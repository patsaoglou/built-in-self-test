==> flow/design.v <==
module CUT(a,b,c,d,i,j);
input a,b,c,d;
output i,j;
wire e,f,g,h;
assign e = a ^ b;
assign f = c ^ d;
assign g = a ^ c;
assign h = b ^ d;
assign i = e & f;
assign j = g | h;
endmodule
module LFSR(
  input clk,
  input rst,	 
  output reg [7:0] LFSR = 255
);
wire feedback = LFSR[7];
parameter SEED = 8'hA5;  
always @(posedge clk or posedge rst)
	begin
	if (rst)
		LFSR <= SEED;  
	else begin
	  LFSR[0] <= feedback;
	  LFSR[1] <= LFSR[0];
	  LFSR[2] <= LFSR[1] ^ feedback;
	  LFSR[3] <= LFSR[2] ^ feedback;
	  LFSR[4] <= LFSR[3] ^ feedback;
	  LFSR[5] <= LFSR[4];
	  LFSR[6] <= LFSR[5];
	  LFSR[7] <= LFSR[6];
	end
end
endmodule
module MISR(
  input clk,
  input rst,  
  input so_tap,  
  output reg [15:0] LFSR = 65535
);
wire feedback = LFSR[15];
parameter SEED = 16'h0000;  
always @(posedge clk or posedge rst)
begin
	if (rst)
		LFSR <= SEED;  
	else begin
	  LFSR[0] <= feedback;
	  LFSR[1] <= LFSR[0];
	  LFSR[2] <= LFSR[1] ^ feedback ^ so_tap;
	  LFSR[3] <= LFSR[2] ^ feedback;
	  LFSR[4] <= LFSR[3];
	  LFSR[5] <= LFSR[4] ^ feedback;
	  LFSR[6] <= LFSR[5];
	  LFSR[7] <= LFSR[6];
	  LFSR[8] <= LFSR[7];
	  LFSR[9] <= LFSR[8];
	  LFSR[10] <= LFSR[9];
	  LFSR[11] <= LFSR[10];
	  LFSR[12] <= LFSR[11];
	  LFSR[13] <= LFSR[12];
	  LFSR[14] <= LFSR[13];
	  LFSR[15] <= LFSR[14];
	end
end
endmodule
`timescale 1ns/1ps	
module MyDFF(CLK,RST,D, Q);  
  input CLK,RST,D;
  output Q;
  wire CLK, D;
  reg Q;
  always @ (posedge CLK or posedge RST)
  if (RST)
		 Q <= 0;  
  else begin
    Q<=D;
end
endmodule
`timescale 1ns/1ps	
module SDFF(CLK, RST, DI, SI, SE, SO);
  input CLK, RST,DI, SI, SE;
  output SO;
  wire CLK,RST,SE,DI,SI;
  wire muxoutput;
  assign muxoutput=(SE==1)?SI:DI;
  MyDFF dffinstance(CLK, RST,muxoutput, SO);  
endmodule
module TRCUT(clk,RST,si,se,so);
input clk,si,se, RST;
output so;
wire a,b,c,d,i,j;
assign so = d;
SDFF Raj(clk, RST, j, si, se, a);
SDFF Rbi(clk, RST, i, a, se, b);
SDFF Rc(clk, RST, c, b, se, c);
SDFF Rd(clk, RST, d, c, se, d);
CUT cut (
    .a(a),
    .b(b),
    .c(c),
    .d(d),
    .i(i),
    .j(j)
);
endmodule
module TRCUTwithMISR(SE,RST,CLK,SIGN);
input SE,RST,CLK;
output SIGN;
wire SE,RST,CLK,SI,SIGN,SO;  
wire [7:0] LFSR_out;  
wire [15:0] MISR_bus;  
assign SI = LFSR_out[0]; 	 
assign SIGN = MISR_bus[15];  
TRCUT trcut (.clk(CLK),.si(SI),.se(SE),.RST(RST),.so(SO));
LFSR lfsr (.clk(CLK),.rst(RST),.LFSR(LFSR_out));
MISR misr (.clk(CLK),.rst(RST),.so_tap(SO),.LFSR(MISR_bus));
endmodule
# --- From RTL to reports: TRCUTwithMISR ---
# The steps from the RTL of TRCUTwithMISR to its reports follow in flow order.
# Line numbers count from 1 in the design file above.
# Cell names lack the library's common part.
inputs:
  top: "TRCUTwithMISR"
  clock: "CLK"
  cell_library: "sky130hd"
  corner: "tt_025C_1v80"

# --- Elaborated design ---
# Source: Yosys, flattened and elaborated, memories not mapped. Widths are those after wreduce; folded enables and synchronous resets count as part of the registers. Registers that Yosys merges into a memory's read port (data or address) are not register bits. Print and check cells do not count. Equal cells are merged and count once.
word_totals:
  reg_bits: 28
  latchBits: 0
  ramBits: 0
  rom_bits: 0
  clocked_rd_ports_x_width: 0
  mem_count: 0
  in_bits: 3
  output_inout_bits: 1
  elab_cells: 21
op_classes:
  add_sub_neg: 0
  mul: 0
  n_div: 0
  n_cmp: 0
  eq_ne: 0
  n_shift: 0
  mux: 2
  logic: 13
  n_reduce_logical: 0
op_table:
  columns: ["cell", "count"]
  rows:
  - ["1-bit XOR", 11]
  - ["1-bit 2-to-1 mux", 2]
  - ["1-bit bitwise AND", 1]
  - ["1-bit bitwise OR", 1]

# --- Longest topological paths ---
# Yosys ltp: most cells in a row. Word level: on the elaborated netlist, between registers, memories and ports. Mapped: between sequential cells and ports; inverters and the memories' decode and read muxes count.
depth:
  depth_word: 3
  abc_area: 1
  depth_mapped: 5
  ltp_nobuf: 5

# --- After synthesis ---
# Yosys stat after the flow's synthesis: flattened, memories mapped to cells. It holds for the ABC_AREA given above (unset counts as 0); a run with the other value may have another netlist.
types:
  columns: ["cell_type", "count", "area_total_um2"]
  rows:
  - ["dfrtp_1", 24, 600.576]
  - ["dfstp_2", 4, 105.101]
  - ["xor2_1", 5, 43.792]
  - ["nand2_1", 10, 37.536]
  - ["inv_1", 7, 26.275]
  - ["nand3_1", 4, 20.019]
  - ["o21ai_0", 3, 15.014]
  - ["nor2_1", 3, 11.261]
  - ["xnor2_1", 1, 8.758]
  - ["o21ai_1", 1, 5.005]
  - ["inv_2", 1, 3.754]
mapped:
  stdcells: 63
  mapped_area_um2: 877.1
  seq_area_um2: 705.7
  ff_cells: 28
  n_buf: 0

# --- Worst setup path after synthesis ---
# Source: OpenSTA report_checks on the synthesized netlist (no wires, ideal clock, input and output delay 20% of the period each), path of least setup slack; recovery checks are left aside. Register names are those of the netlist, which keeps one name where synthesis merged equal registers.
synth_timing:
  kind: "reg2reg"
  from: "register misr.LFSR[15]"
  to: "register misr.LFSR[2]"
  period_ns: 1.11
  setup_time_ns: 0.116
  t_first_pin_ns: 0.000
  arrival_ns: 0.784
  t_required_ns: 0.994
  path_slack_ns: 0.209
  delay_ns: 0.900
  path_stages: 5
  n_path_buf: 0
  synth_period_reached_ns: 0.901
# "delay_ns" is the arrival time less input delay plus setup time.
# "path_stages": output pins that drive a net of the path, with the launching flip-flop's if there is one; two outputs of one cell count as two.
# "synth_period_reached_ns" = period - worst setup slack (recovery checks aside). The figure is calculated, with input and output delays left at 20% of the set period.
# The rows between start and end are the longest chain of elaborated cells between them; the timing report does not say that the signal goes this way. Where chains are equally long, one stands for them.
# A line is the first line of the expression or statement that the cell stems from. Yosys adds cells for indexed reads and writes and turns some case tables into memories.
synth_between:
  path_cell_list: "dfrtp_1 > xnor2_1 > inv_1 > nand2_1 > nand2_1"
  elab_chain_cells: 2
  cone_cells: 2
  lines_between: 1
  classes_between: "logic (2)"
synth_lines:
  columns: ["element", "line", "rtl"]
  rows:
  - ["start: declaration", 39, "output reg [15:0] LFSR = 65535"]
  - ["start: assignment", 46, "LFSR <= SEED;"]
  - ["start: assignment", 63, "LFSR[15] <= LFSR[14];"]
  - ["1-bit XOR x2", 50, "LFSR[2] <= LFSR[1] ^ feedback ^ so_tap;"]
  - ["end: assignment", 46, null]
  - ["end: assignment", 50, null]
  - ["end: declaration", 39, null]

# --- Worst path after layout ---
# Path of least setup slack in the final report of run 1 (OpenROAD, finished layout, wires in). Where an end is a register, its clock arrival counts in the times.
layout_timing:
  kind: "reg2out"
  from: "register misr.LFSR[15]"
  to: "output port SIGN"
  period_ns: 0.932
  output_delay_ns: 0.19
  t_first_pin_ns: 0.32
  arrival_ns: 0.90
  t_required_ns: 0.75
  path_slack_ns: -0.15
  path_stages: 2
  n_path_buf: 1
layout_between:
  path_cell_list: "dfrtp_2 > buf_6"
  elab_chain_cells: 0
  cone_cells: 0
  lines_between: 0
layout_lines:
  columns: ["element", "line", "rtl"]
  rows:
  - ["start: declaration", 39, "output reg [15:0] LFSR = 65535"]
  - ["start: assignment", 46, "LFSR <= SEED;"]
  - ["start: assignment", 63, "LFSR[15] <= LFSR[14];"]
  - ["end: declaration", 109, "output SIGN;"]

# 2 stored runs of TRCUTwithMISR in the flow (synthesis by Yosys, layout by OpenROAD, sky130hd cells), in arbitrary order. Constraints: input delay and output delay 20% of the set period each, output load 0.01 pF.
# "timing.achieved_period_ns" is the run's clock period less its worst setup slack. It is reckoned from that one timing run; input and output delays stay at 20% of the period that was set.
# "worst_path_ns" is the time allowed to the run's worst setup path (the clock period less input and output delay, where it has them) less its slack. Clock arrival times count: a late capture clock shortens it, a late launch clock lengthens it.
# "fin_power_mw": no workload was simulated; the value follows from the tool's default switching activity.
runs:
  - name: "run 1"
    settings:
      period_ns: 0.932
      CORE_UTILIZATION: 54
      SETUP_SLACK_MARGIN: 0.09
      PLACE_DENSITY: 0.65
      CELL_PAD_IN_SITES_GLOBAL_PLACEMENT: 1
      CELL_PAD_IN_SITES_DETAIL_PLACEMENT: 1
      TNS_END_PERCENT: 75
      ABC_AREA: 1
      GPL_TIMING_DRIVEN: 1
      CTS_CLUSTER_DIAMETER: 79
      MAX_ROUTING_LAYER: "met5"
      CAP_MARGIN: 20
      CORE_MARGIN: 2
      SLEW_MARGIN: 20
    results:
      ws_setup_ns: -0.153
      dieArea_um2: 1962.5
      finish.stdcell_area_um2: 1056.0
      synthArea_um2: 877.1
      timing.achieved_period_ns: 1.085
      layout_utilization_pct: 70.1
      total_negative_slack_ns: -0.219
      fin_power_mw: 3.149
      worst_path_ns: 0.90
      worstPathKind: "reg2out"
  - name: "run 2"
    settings:
      period_ns: 0.728
      CORE_UTILIZATION: 21
      PLACE_DENSITY_LB_ADDON: 0.2
      CORE_MARGIN: 9
      CELL_PAD_IN_SITES_GLOBAL_PLACEMENT: 2
      GPL_TIMING_DRIVEN: 0
      GPL_ROUTABILITY_DRIVEN: 0
      CAP_MARGIN: 20
      SLEW_MARGIN: 20
    results:
      ws_setup_ns: -0.261
      dieArea_um2: 6735.5
      total_negative_slack_ns: -1.515
      synthArea_um2: 862.1
      worst_path_ns: 0.99
      worstPathKind: "reg2reg"
      timing.achieved_period_ns: 0.989
      finish.stdcell_area_um2: 1053.5
      fin_power_mw: 4.227
      layout_utilization_pct: 27.7
